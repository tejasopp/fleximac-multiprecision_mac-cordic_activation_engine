==> flow/design.v <==
module control (
    input clk, load_r, load_wr, relu,
    input reset,
    output [1:0] load_mem,
    output reg rst_mem, rst, flag,
    output reg [5:0] cnt_r, cnt_c, 
    output reg [4:0] cnt_w, 
    output reg done, stop_proc
) ;
    assign load_mem = {load_r, load_wr};
    wire [1:0] sig;
    assign sig = {|load_mem, reset};
    always @ (posedge clk) begin
    case (sig)
        2'b01 : begin 
                done <= 0;
                rst <= 0;
                rst_mem <= 0;
                flag <= 0;
                cnt_r <= 0;
                cnt_c <= 0;
                cnt_w <= 0;
                end
        2'b10 : begin
                done <= 0;
                rst <= 0;
                flag <= 0;
                cnt_r <= 0;
                cnt_c <= 0;
                cnt_w <= 0;
                end
        2'b11 : begin 
                done <= 0;
                rst <= 0;
                flag <= 0;
                rst_mem <= 0;
                cnt_r <= 0;
                cnt_c <= 0;
                cnt_w <= 0;
                end
       2'b00 : begin
                rst <= 1;
                rst_mem <= 1;
                        if(done) begin
                        if(relu)begin
                        flag <= 1;
                        rst_mem <= 0;
                        cnt_r <= 0;
                        cnt_c <= 0;
                        cnt_w <= 0;
                        stop_proc <= 1;
                        end
                        else begin
                        rst_mem <= 0;
                        flag <= 0;
                        cnt_r <= 0;
                        cnt_c <= 0;
                        cnt_w <= 0;
                        stop_proc <= 1;
                        end
                        end
                        else begin
                        cnt_w <= cnt_w + 1;
                        if (cnt_c < 5'd5) cnt_c <= cnt_c + 1;
                        else begin
                        cnt_c <= 0;
                        cnt_r <= cnt_r + 1;
                        end
                        end 
                        if (cnt_w == 5'd24) begin
                        done <= 1;
                        end
                        end                
        default : begin
                done <= 0;
                 rst <= 0;
                 flag <= 0;
                rst_mem <= 0;
                cnt_r <= 0;
                cnt_c <= 0;
                cnt_w <= 0;
                end
        endcase
    end
endmodule
Reports on control
What the tools print for control, step after step.
Lines are those of the file above, counted from 1.
Operators carry their Yosys type and port widths (W data, S select, Z words).
Library cell names are shortened.
Not given: -

inputs
  top = control
  clock input = clk
  standard-cell library = sky130hd
  library corner = tt_025C_1v80

Elaborated design
Source: Yosys, flattened and elaborated, memories not mapped. Widths are those after wreduce. Registers that Yosys merges into a memory's read port (data or address) are not register bits. Print and check cells do not count. Equal cells are merged and count once.

word-level totals
  bits in registers = 21
  input bits = 5
  output and inout bits = 24
  word-level cells = 43

cells by class
  add/sub/neg operators = 3
  order comparisons = 1
  equality and inequality tests = 7
  multiplexer cells = 16
  reductions and logical operators = 9

operators with widths
  operator               count
  $pmux W6 S2            2
  $mux W6                4
  $add A6 B1 Y6 const B  2
  $pmux W5 S2            1
  $pmux W1 S2            4
  $reduce_and A2 Y1      3
  $lt A6 B3 Y1 const B   1
  $add A5 B1 Y5 const B  1
  $eq A5 B5 Y1 const B   1
  $mux W5                1
  $eq A2 B2 Y1 const B   2
  $ne A2 B2 Y1 const B   2
  $reduce_bool A2 Y1     2
  $reduce_or A2 Y1       2
  $mux W1                4
  $ne A3 B3 Y1 const B   1
  $reduce_or A3 Y1       1
  $eq A2 B1 Y1 const B   1
  $logic_not A2 Y1       1

Logic depth
Yosys ltp: most cells in a row. Word level: on the elaborated netlist, between registers, memories and ports. Mapped: between sequential cells and ports; inverters and the memories' decode and read muxes count.

logic depth
  word-level depth = 5
  ABC_AREA = 0
  mapped depth = 5
  mapped depth without buffers = 5

After synthesis
The flow's flattened synthesis, as Yosys stat reports it; memories are mapped. The netlist is that of the ABC_AREA named above (0 if unset); the other value can give another one.
The area totals of this step are shown rounded.

synthesis totals
  mapped cells = 78
  chip area (Yosys) = 0.0008884 mm^2
  area of sequential cells = 0.0005105 mm^2
  mapped flip-flops = 21
  buffers = 4

cell types
  cell      count  total area (um^2)
  edfxtp_1  9      270.259
  dfxtp_1   12     240.23
  ha_1      5      62.56
  nor2_1    12     45.043
  xor2_1    5      43.792
  xnor2_1   3      26.275
  buf_4     3      22.522
  nand3_1   4      20.019
  and2_1    3      18.768
  inv_1     5      18.768
  nand3_4   1      17.517
  nor3_4    1      16.266
  nand3_2   1      10.01
  nand2b_2  1      8.758
  nand4b_1  1      8.758
  conb_1    2      7.507
  nand2_1   2      7.507
  o21bai_1  1      7.507

Not listed: further types 7, cells in them 7.

Timing after synthesis
Source: OpenSTA report_checks on the synthesized netlist (no wires, ideal clock, input and output delay 20% of the period each), path of least setup slack; recovery checks are left aside. Register names are those of the netlist, which keeps one name where synthesis merged equal registers.

timing path after synthesis
  path kind = register to register
  start = register cnt_c[0]
  end = register cnt_r[0]
  period = 1.32 ns
  setup time = 0.306 ns
  launch time at the first pin = 0.000 ns
  arrival = 0.943 ns
  data required time = 1.014 ns
  setup slack = 0.071 ns
  delay of the path = 1.249 ns
  driving pins on the path = 5
  path buffers = 0
  synthesis period reached = 1.249 ns

"delay of the path" = arrival - input delay + setup time.
"driving pins on the path" counts driving pins, that of a launching flip-flop among them; a cell with two outputs on the path counts twice.
"synthesis period reached" is the clock period less the worst setup slack; recovery checks do not enter. This is arithmetic on one report: input and output delays are still those of the set period (20% each).
The rows between start and end are the longest chain of elaborated cells between them; the timing report does not say that the signal goes this way. Where chains are equally long, one stands for them.
Each line given opens the expression or statement behind the cell; cells for indexed reads and writes are added by Yosys, which also makes memories of some case tables.
At most two assigning lines are given for a register; there are more.
Only ways into the end's enable, where the timed path ends, are counted here.

on the way, after synthesis
  path through = dfxtp_1 > inv_1 > ha_1 > nand2b_1 > nand3_4
  length of the longest elaborated chain = 3
  elaborated cells between the ends (all ways) = 3
  source lines of those cells = 1
  those cells by class = compare (1); eq/ne (1); reduce/logical (1)

ends and longest elaborated chain, after synthesis
  what                line  RTL
  start: declaration  6     output reg [5:0] cnt_r, cnt_c,
  start: assignment   21    cnt_c <= 0;
  start: assignment   64    if (cnt_c < 5'd5) cnt_c <= cnt_c + 1;
  $lt A6 B3 Y1        64
  $ne A3 B3 Y1        -
  $reduce_and A2 Y1   -
  end: assignment     56    cnt_r <= 0;
  end: assignment     67    cnt_r <= cnt_r + 1;
  end: declaration    6

Timing after layout
Path of least setup slack in the final report of flow run A (OpenROAD, finished layout, wires in). Where an end is a register, its clock arrival counts in the times.

timing path after layout
  path kind = input to output
  start = input port load_wr
  end = output port load_mem[0]
  period = 1.86 ns
  input delay = 0.37 ns
  output delay = 0.37 ns
  launch time at the first pin = 0.37 ns
  arrival = 1.40 ns
  data required time = 1.49 ns
  setup slack = 0.09 ns
  driving pins on the path = 2
  path buffers = 2

on the way, after layout
  path through = clkdlybuf4s50_1 > clkdlybuf4s50_1
  length of the longest elaborated chain = 0
  elaborated cells between the ends (all ways) = 0
  source lines of those cells = 0

ends and longest elaborated chain, after layout
  what                line  RTL
  start: declaration  2     input clk, load_r, load_wr, relu,
  end: declaration    4     output [1:0] load_mem,

Ticket comment

Measured results for control: 2 stored runs of the Yosys and OpenROAD flow on sky130hd. The settings differ; the order carries no meaning. The constraints put input and output delay at 20% of the set period each and load the outputs with 0.01 pF.
"allowed time less slack (worst setup path)": the worst setup path's part of the clock period (all of it between registers, 20% less for each end at a port) less its slack. A launch clock that arrives late makes it longer, a capture clock that arrives late makes it shorter.
Results are given in rounded form.
A setting shown as -- is not set for that run.
A result given as -- is not shown for that run.

item                                             flow run A       flow run B
period_ns                                        1.86             0.9
CORE_UTILIZATION                                 35               65
PLACE_DENSITY                                    0.93             --
HOLD_SLACK_MARGIN                                0.23             --
CTS_CLUSTER_DIAMETER                             269              --
MIN_ROUTING_LAYER                                met1             met1
MAX_ROUTING_LAYER                                met5             --
CAP_MARGIN                                       20               20
CORE_MARGIN                                      2                2
SLEW_MARGIN                                      20               30
CORE_ASPECT_RATIO                                --               1.15
CELL_PAD_IN_SITES_GLOBAL_PLACEMENT               --               1
GPL_ROUTABILITY_DRIVEN                           --               0
chip area in the Yosys report (mm^2)             0.0008884        --
worst hold slack in the final report (ns)        0.506            --
full die area (mm^2)                             0.002957         --
worst slack on setup checks (ns)                 0.090            --
standard-cell area of the final layout (mm^2)    0.001229         --
allowed time less slack (worst setup path) (ns)  1.03             --
class of the worst setup path                    input to output  --

Flow run B: no final report: placement broke off with GPL-0301
